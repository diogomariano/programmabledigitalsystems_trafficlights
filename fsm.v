==> flow/design.v <==
module crosswalk (  
	input  wire RST, 
	input  wire CLK, 
	input  wire BUTTON,
	input  wire SENSOR,
	output wire  PR,	 
	output wire  PG,     
	output wire  RR,	 
	output wire  RG,	 
	output wire  RY,	 
	);       		
	parameter timerRed=10000;
	parameter timerGreen=10000;
	parameter timer_blink=50000;
	parameter timerYellow=3000;
	localparam START= 0;
	localparam RED_0 = 1;
	localparam GREEN_1 = 2;
	localparam BLINKING = 3;
	localparam YELLOW_1 = 4;
	localparam GREEN_2 = 5;
	localparam YELLOW_2 = 6;
	localparam DECR_DCNT = 7;
	reg [2:0] state, prev_state;
	reg [31:0] DCNT;
	reg [31:0] CNTGB ;  
	always @ (posedge CLK or posedge RST)  
		if (RST) state <=START;
		else  
			case (state) 
				START			  :		  
					begin
						if (BUTTON)
							begin
								prev_state<=state;
								state <= GREEN_1;
							end 
						else if(SENSOR && !BUTTON)
							begin
								prev_state<=state;
								state <= YELLOW_1; 
							end
					end
				RED_0             : 
					begin
						prev_state<=state;
						state <= DECR_DCNT;
					end 
				GREEN_1          :                   
					begin
						state <= DECR_DCNT;
						prev_state<=state;	
					end
				DECR_DCNT        :  
					begin
						if (DCNT==0 && prev_state==GREEN_1)     state <= BLINKING;	
						else if(DCNT==0 && prev_state==BLINKING) state <= YELLOW_1;
						else if(DCNT==0 && prev_state==GREEN_2) state <= YELLOW_2;
						else if(DCNT==0 && prev_state==YELLOW_1) state<=GREEN_2;
						else if(DCNT==0 && prev_state==YELLOW_2) state<=RED_0;
						else if(DCNT==0 && prev_state==RED_0)    state<=GREEN_1;
						else             						 state <= DECR_DCNT; 
					end
				BLINKING 		:	
					begin
						prev_state<=state;
						state<=DECR_DCNT;
					end
				YELLOW_1        : 		
					begin	
						prev_state<=state;
						state<=DECR_DCNT;
					end
				GREEN_2			:	
					begin
						prev_state<=state;
						state<=DECR_DCNT;
					end										
				YELLOW_2		:						
					begin
						prev_state<=state;
						state<=DECR_DCNT;
					end
				default          :                   	state <= START;
			endcase
	always @ (posedge CLK or posedge RST)  
	if (RST) CNTGB<=32'b0;
	else if (CNTGB==32'b11111111111111111111111111111111) CNTGB<=32'b0;
	else CNTGB<=CNTGB+1;
	always@(posedge CLK or posedge RST)
		if(RST)                    DCNT <= 3'd0; 
		else if(state==RED_0)          DCNT<=timerRed;
		else if(state ==GREEN_1 || state==GREEN_2)    	DCNT <= timerGreen ;							
		else if(state==BLINKING)       DCNT<= timer_blink;
		else if(state==YELLOW_1 || state==YELLOW_2)		DCNT<= timerYellow;
		else if(state == DECR_DCNT)      DCNT <= DCNT - 'd1;
		else                            DCNT <= DCNT      ;
	reg O_PR;		 
	reg O_PG;
	reg O_RR;		  
	reg O_RG;
	reg O_RY;
	always@(posedge CLK or posedge RST)
		if(RST)
			begin
				O_RR <=   1'b1;	   
				O_PR <=   1'b1;
				O_PG <= 1'b0;
				O_RG <= 1'b0;
				O_RY <= 1'b0;
		  	end
		 else
		 case(state)
			 START : 
				 begin  
				 	O_RR <= 1'b1;
				 	O_PR <= 1'b1;
				 	O_PG <= 1'b0;
					O_RG <= 1'b0;
					O_RY <= 1'b0;
			 	 end
			 RED_0 :
			 	begin
				 	O_RR <= 1'b1;
				 	O_PR <= 1'b1;
				 	O_PG <= 1'b0;
				 	O_RG <= 1'b0;
				 	O_RY <= 1'b0;
			 	end
			 GREEN_1 :
			 	begin
				 	O_RR <= 1'b1;
				 	O_PG <= 1'b1;
				 	O_PR <= 1'b0;
				 	O_RG <= 1'b0;
				 	O_RY <= 1'b0;
			 	end
			 YELLOW_1 :
			 	begin
				 	O_RY <= 1'b1;
				 	O_PR <= 1'b1; 
				 	O_PG <= 1'b0;
				 	O_RG <= 1'b0;
				 	O_RR <= 1'b0;
			 	end
			 YELLOW_2 :
			 	begin
				 	O_RY <= 1'b1;
				 	O_PR <= 1'b1;
				 	O_PG <= 1'b0;
				 	O_RG <= 1'b0;
				 	O_RR <= 1'b0;
			 	end
			 GREEN_2 :
			 	begin
				 	O_RG <= 1'b1;
				 	O_PR <= 1'b1;
				 	O_PG <= 1'b0;
				 	O_RR <= 1'b0;
				 	O_RY <= 1'b0;
			 	end
			 BLINKING :
			 	begin
				 	O_RR <= 1'b1;
				 	O_PG <= CNTGB[5];
				 	O_PR <= 1'b0;
				 	O_RG <= 1'b0;
				 	O_RY <= 1'b0;
			 	end
			 DECR_DCNT :
			 begin  
				   	O_RR <= O_RR;	   
					if (prev_state==BLINKING) O_PG <=CNTGB[5];
						else O_PG <= O_PG;
					O_PR <= O_PR;
					O_RG <= O_RG;
					O_RY <= O_RY;
				end
			  default :
			  	begin
					O_RR <=   1'b1;	   
					O_PR <=   1'b1;
					O_PG <= 1'b0;
					O_RG <= 1'b0;
					O_RY <= 1'b0;  
			  	end
			endcase
	assign PR = O_PR;
	assign PG = O_PG;
	assign RR = O_RR;
	assign RG = O_RG;
	assign RY = O_RY;
endmodule
# Tool chain data of crosswalk
# Tool output for the design above, in the order of the flow.
# Lines are those of the file above, counted from 1.
# Not given: n/a
[setup]
top_module = "crosswalk"
clk_port = "CLK"
lib = "sky130hd"
lib_corner = "tt_025C_1v80"

# Elaborated design
# Yosys after proc, flatten, opt, wreduce and memory -nomap, before mapping. Memory bits, and registers merged into a memory's read port (data or address), are not among the register bits. Print and check cells are not counted. Equal cells are merged and count once.
[word_totals]
reg_bits = 75
word_cells = 77
memories = 0
latch_bits = 0
ramBits = 0
mem_bits_ro = 0
clocked_rd_ports_x_width = 0
[op_classes]
multipliers = 0
addsub = 2
mux = 24
reduce_logical = 25
cmp = 0
n_eq = 16
div_mod_pow = 0
shifts = 0
n_logic = 1
[ops]
columns = ["cell", "count"]
rows = [
  ["2-to-1 mux 32 bit", 6],
  ["adder 32 x 1 -> 32 bit with constant B", 1],
  ["subtractor 32 x 1 -> 32 bit with constant B", 1],
  ["== test 32 bit with constant B", 1],
  ["zero test 32 bit", 1],
  ["2-to-1 mux 3 bit", 10],
  ["== test 3 bit with constant B", 7],
  ["== test 3 x 2 -> 1 bit with constant B", 4],
  ["OR reduction 6 bit", 2],
  ["OR reduction 5 bit", 2],
  ["parallel mux 3 bit (select 3 bit)", 1],
  ["parallel mux 1 bit (select 2 bit)", 4],
  ["logical AND 1 bit", 7],
  ["== test 3 x 1 -> 1 bit with constant B", 2],
  ["parallel mux 3 bit (select 2 bit)", 1],
  ["nonzero test 5 bit", 1],
  ["OR reduction 2 bit", 2],
  ["OR reduction 4 bit", 1],
  ["parallel mux 1 bit (select 4 bit)", 1],
  ["inequality test 3 bit with constant B", 1],
  ["zero test 3 bit", 1],
  ["AND reduction 3 bit", 1],
  ["nonzero test 3 bit", 1],
  ["OR reduction 3 bit", 1],
  ["logical OR 1 bit", 2],
  ["inequality test 2 bit with constant B", 1],
  ["AND reduction 2 bit", 1],
  ["nonzero test 2 bit", 1],
]
# Other operator kinds: 3; their cells: 3.

# Logic depth
# Yosys ltp: most cells in a row. Word level: on the elaborated netlist, between registers, memories and ports. Mapped: between sequential cells and ports; inverters and the memories' decode and read muxes count.
[logic_depth]
word_depth = 9
ABC_AREA = 0
mapped_depth = 7
mapped_depth_nobuf = 6

# Synthesis result
# Source: synth_stat.txt of the flow (Yosys; design flattened, memories mapped). It holds for the ABC_AREA given above (unset counts as 0); a run with the other value may have another netlist.
# Totals and module areas in this step are rounded.
[mapped]
buf_cells = 22
area_um2 = 4000
ff_cells = 75
cells = 429
sequential_area_um2 = 1900
[types]
columns = ["type", "count", "area_total_um2"]
rows = [
  ["sky130_fd_sc_hd__dfrtp_1", 70, 1751.68],
  ["sky130_fd_sc_hd__nand3_1", 29, 145.139],
  ["sky130_fd_sc_hd__nand2_1", 36, 135.13],
  ["sky130_fd_sc_hd__a21oi_1", 25, 125.12],
  ["sky130_fd_sc_hd__xnor2_1", 14, 122.618],
  ["sky130_fd_sc_hd__or4_1", 16, 120.115],
  ["sky130_fd_sc_hd__o21ai_0", 22, 110.106],
  ["sky130_fd_sc_hd__nor3_1", 20, 100.096],
  ["sky130_fd_sc_hd__xor2_1", 11, 96.342],
  ["sky130_fd_sc_hd__nor2_1", 25, 93.84],
  ["sky130_fd_sc_hd__edfxtp_1", 3, 90.086],
  ["sky130_fd_sc_hd__or3_1", 14, 87.584],
  ["sky130_fd_sc_hd__nor4_1", 13, 81.328],
  ["sky130_fd_sc_hd__clkbuf_1", 20, 75.072],
  ["sky130_fd_sc_hd__nand4_1", 11, 68.816],
  ["sky130_fd_sc_hd__a31oi_1", 9, 56.304],
  ["sky130_fd_sc_hd__inv_1", 15, 56.304],
  ["sky130_fd_sc_hd__dfstp_2", 2, 52.55],
]
# Not listed: further types 36, cells in them 74.

# Path before layout
# Source: OpenSTA report_checks on the synthesized netlist (no wires, ideal clock, input and output delay 20% of the period each), path of least setup slack; recovery checks are left aside. Register names are those of the netlist, which keeps one name where synthesis merged equal registers.
[synth_path]
path_type = "flip-flop to flip-flop"
startpoint = "register DCNT[19]"
endpoint = "register DCNT[30]"
slack_ns = 0.811
path_buffers = 1
path_stages = 6
delay_ns = 2.270
period_ns = 3.08
t_arrival_ns = 2.200
synth_period_reached_ns = 2.269
# "delay_ns" = arrival - input delay + setup time.
# "path_stages" counts driving pins, that of a launching flip-flop among them; a cell with two outputs on the path counts twice.
# "synth_period_reached_ns" is the clock period less the worst setup slack; recovery checks do not enter. This is arithmetic on one report: input and output delays are still those of the set period (20% each).
# The rows between start and end are the longest chain of elaborated cells between them; the timing report does not say that the signal goes this way. Where chains are equally long, one stands for them.
# Each line given opens the expression or statement behind the cell; cells for indexed reads and writes are added by Yosys, which also makes memories of some case tables.
# A register here has more assigning lines than the two given.
[synth_between]
path_cell_list = "sky130_fd_sc_hd__dfrtp_1 sky130_fd_sc_hd__or4_1 sky130_fd_sc_hd__buf_2 sky130_fd_sc_hd__or4_4 sky130_fd_sc_hd__or4b_1 sky130_fd_sc_hd__nand3_1"
elab_chain_len = 6
cells_between = 6
lines_between = 5
cone_classes = "add/sub (1); mux (5)"
[synth_rtl]
columns = ["item", "line_no", "text"]
rows = [
  ["from (decl)", 25, "reg [31:0] DCNT;"],
  ["from (assign)", 92, "else if(state==RED_0) DCNT<=timerRed;"],
  ["from (assign)", 93, "else if(state ==GREEN_1 || state==GREEN_2) DCNT <= timerGreen ;"],
  ["subtractor 32 x 1 -> 32 bit", 96, "else if(state == DECR_DCNT) DCNT <= DCNT - 'd1;"],
  ["2-to-1 mux 32 bit", 96, ""],
  ["2-to-1 mux 32 bit", 95, "else if(state==YELLOW_1 || state==YELLOW_2) DCNT<= timerYellow;"],
  ["2-to-1 mux 32 bit", 94, "else if(state==BLINKING) DCNT<= timer_blink;"],
  ["2-to-1 mux 32 bit", 93, ""],
  ["2-to-1 mux 32 bit", 92, ""],
  ["to (assign)", 92, ""],
  ["to (assign)", 93, ""],
  ["to (decl)", 25, ""],
]

# Timing after layout
# From the final timing report of flow run A: the path of least setup slack in the routed layout; clock arrival at registers is part of the times.
[layout_path]
path_type = "flip-flop to flip-flop"
startpoint = "register DCNT[12]"
endpoint = "register state[0]"
path_stages = 5
slack_ns = 0.20
period_ns = 2.64
path_buffers = 0
t_arrival_ns = 2.63
# The rows between start and end are the longest chain of elaborated cells between them; the timing report does not say that the signal goes this way. Where chains are equally long, one stands for them.
# A register here has more assigning lines than the two given.
[layout_between]
path_cell_list = "sky130_fd_sc_hd__dfrtp_1 sky130_fd_sc_hd__or4_1 sky130_fd_sc_hd__or4_4 sky130_fd_sc_hd__nor4_1 sky130_fd_sc_hd__a31oi_1"
elab_chain_len = 9
cells_between = 14
cone_classes = "mux (7); reduce/logical (7)"
[layout_rtl]
columns = ["item", "line_no", "text"]
rows = [
  ["from (decl)", 25, "reg [31:0] DCNT;"],
  ["from (assign)", 92, "else if(state==RED_0) DCNT<=timerRed;"],
  ["from (assign)", 93, "else if(state ==GREEN_1 || state==GREEN_2) DCNT <= timerGreen ;"],
  ["zero test 32 bit", 61, "else if(DCNT==0 && prev_state==RED_0) state<=GREEN_1;"],
  ["logical AND 1 bit", 61, ""],
  ["2-to-1 mux 3 bit", 61, ""],
  ["2-to-1 mux 3 bit", 60, "else if(DCNT==0 && prev_state==YELLOW_2) state<=RED_0;"],
  ["2-to-1 mux 3 bit", 59, "else if(DCNT==0 && prev_state==YELLOW_1) state<=GREEN_2;"],
  ["2-to-1 mux 3 bit", 58, "else if(DCNT==0 && prev_state==GREEN_2) state <= YELLOW_2;"],
  ["2-to-1 mux 3 bit", 57, "else if(DCNT==0 && prev_state==BLINKING) state <= YELLOW_1;"],
  ["2-to-1 mux 3 bit", 56, "if (DCNT==0 && prev_state==GREEN_1) state <= BLINKING;"],
  ["parallel mux 3 bit (select 3 bit)", 30, "case (state)"],
  ["to (assign)", 28, "if (RST) state <=START;"],
  ["to (assign)", 36, "state <= GREEN_1;"],
  ["to (decl)", 24, "reg [2:0] state, prev_state;"],
]

==> runs of crosswalk <==
Measured data: module crosswalk, platform sky130hd, 2 stored runs of the flow under differing settings, order arbitrary. Input and output delays are each 20% of the period that was set; the output load is 0.01 pF.
"achievedPeriod_ns" = clock period - worst setup slack. The figure is calculated, with input and output delays left at 20% of the set period.
"critical_path_time_ns" is the time allowed to the run's worst setup path (the clock period less input and output delay, where it has them) less its slack. Clock arrival times count: a late capture clock shortens it, a late launch clock lengthens it.
"totalPower_mw" is the tool's figure for a default switching activity; nothing was simulated.
Values from the reports are rounded here.

# flow run A
==> flow/run.sh <==
#!/bin/bash
# the make line also repeats the synthesis and layout settings of config.mk as NAME=value (left out here)
make -C /OpenROAD-flow-scripts/flow DESIGN_CONFIG=/design/flow/config.mk WORK_HOME=/design/flow/orfs CLKGATE_MAP_FILE= finish
==> flow/config.mk <==
export PLATFORM = sky130hd
export DESIGN_NAME = crosswalk
export DESIGN_NICKNAME = crosswalk
export VERILOG_FILES = /design/flow/design.v
export SDC_FILE = /design/flow/constraint.sdc
export NUM_CORES = 4
export LEC_CHECK = 0
export CAP_MARGIN = 20
export CELL_PAD_IN_SITES_DETAIL_PLACEMENT = 0
export CELL_PAD_IN_SITES_GLOBAL_PLACEMENT = 2
export CORE_ASPECT_RATIO = 0.88
export CORE_MARGIN = 2
export CORE_UTILIZATION = 32
export HOLD_SLACK_MARGIN = 0.24
export MIN_ROUTING_LAYER = met1
export PLACE_DENSITY = 0.71
export SLEW_MARGIN = 20
==> flow/constraint.sdc <==
create_clock -name core_clock -period 2.64 [get_ports {CLK}]
set_input_delay 0.5280 -clock core_clock [delete_from_list [all_inputs] [get_ports {CLK}]]
set_output_delay 0.5280 -clock core_clock [all_outputs]
set_load 0.01 [all_outputs]

==> flow run A: results <==
final_util_frac=0.38
die_footprint_um2=13000
achievedPeriod_ns=2.442
critical_path_time_ns=2.44
worst_setup_path_type="flip-flop to flip-flop"
synth_chip_area_um2=4000
stdcell_area_um2=4700
worst_hold_slack_ns=0.47
fin_tns_ns=0.000
ws_setup_ns=0.20
totalPower_mw=2.7

# flow run B
==> flow/run.sh <==
#!/bin/bash
# the make line also repeats the synthesis and layout settings of config.mk as NAME=value (left out here)
make -C /OpenROAD-flow-scripts/flow DESIGN_CONFIG=/design/flow/config.mk WORK_HOME=/design/flow/orfs CLKGATE_MAP_FILE= finish
==> flow/config.mk <==
export PLATFORM = sky130hd
export DESIGN_NAME = crosswalk
export DESIGN_NICKNAME = crosswalk
export VERILOG_FILES = /design/flow/design.v
export SDC_FILE = /design/flow/constraint.sdc
export NUM_CORES = 4
export LEC_CHECK = 0
export ABC_AREA = 0
export CAP_MARGIN = 20
export CELL_PAD_IN_SITES_GLOBAL_PLACEMENT = 0
export CORE_ASPECT_RATIO = 1.49
export CORE_MARGIN = 2
export CORE_UTILIZATION = 53
export CTS_CLUSTER_SIZE = 14
export MIN_ROUTING_LAYER = met1
export SLEW_MARGIN = 20
export TNS_END_PERCENT = 40
==> flow/constraint.sdc <==
create_clock -name core_clock -period 3.67 [get_ports {CLK}]
set_input_delay 0.7340 -clock core_clock [delete_from_list [all_inputs] [get_ports {CLK}]]
set_output_delay 0.7340 -clock core_clock [all_outputs]
set_load 0.01 [all_outputs]

==> flow run B: results <==
final_util_frac=0.6
stdcell_area_um2=4400
synth_chip_area_um2=4000
ws_setup_ns=1.1
critical_path_time_ns=2.55
worst_setup_path_type="flip-flop to flip-flop"
die_footprint_um2=8200
fin_tns_ns=0.000
totalPower_mw=1.7
achievedPeriod_ns=2.550
worst_hold_slack_ns=0.48
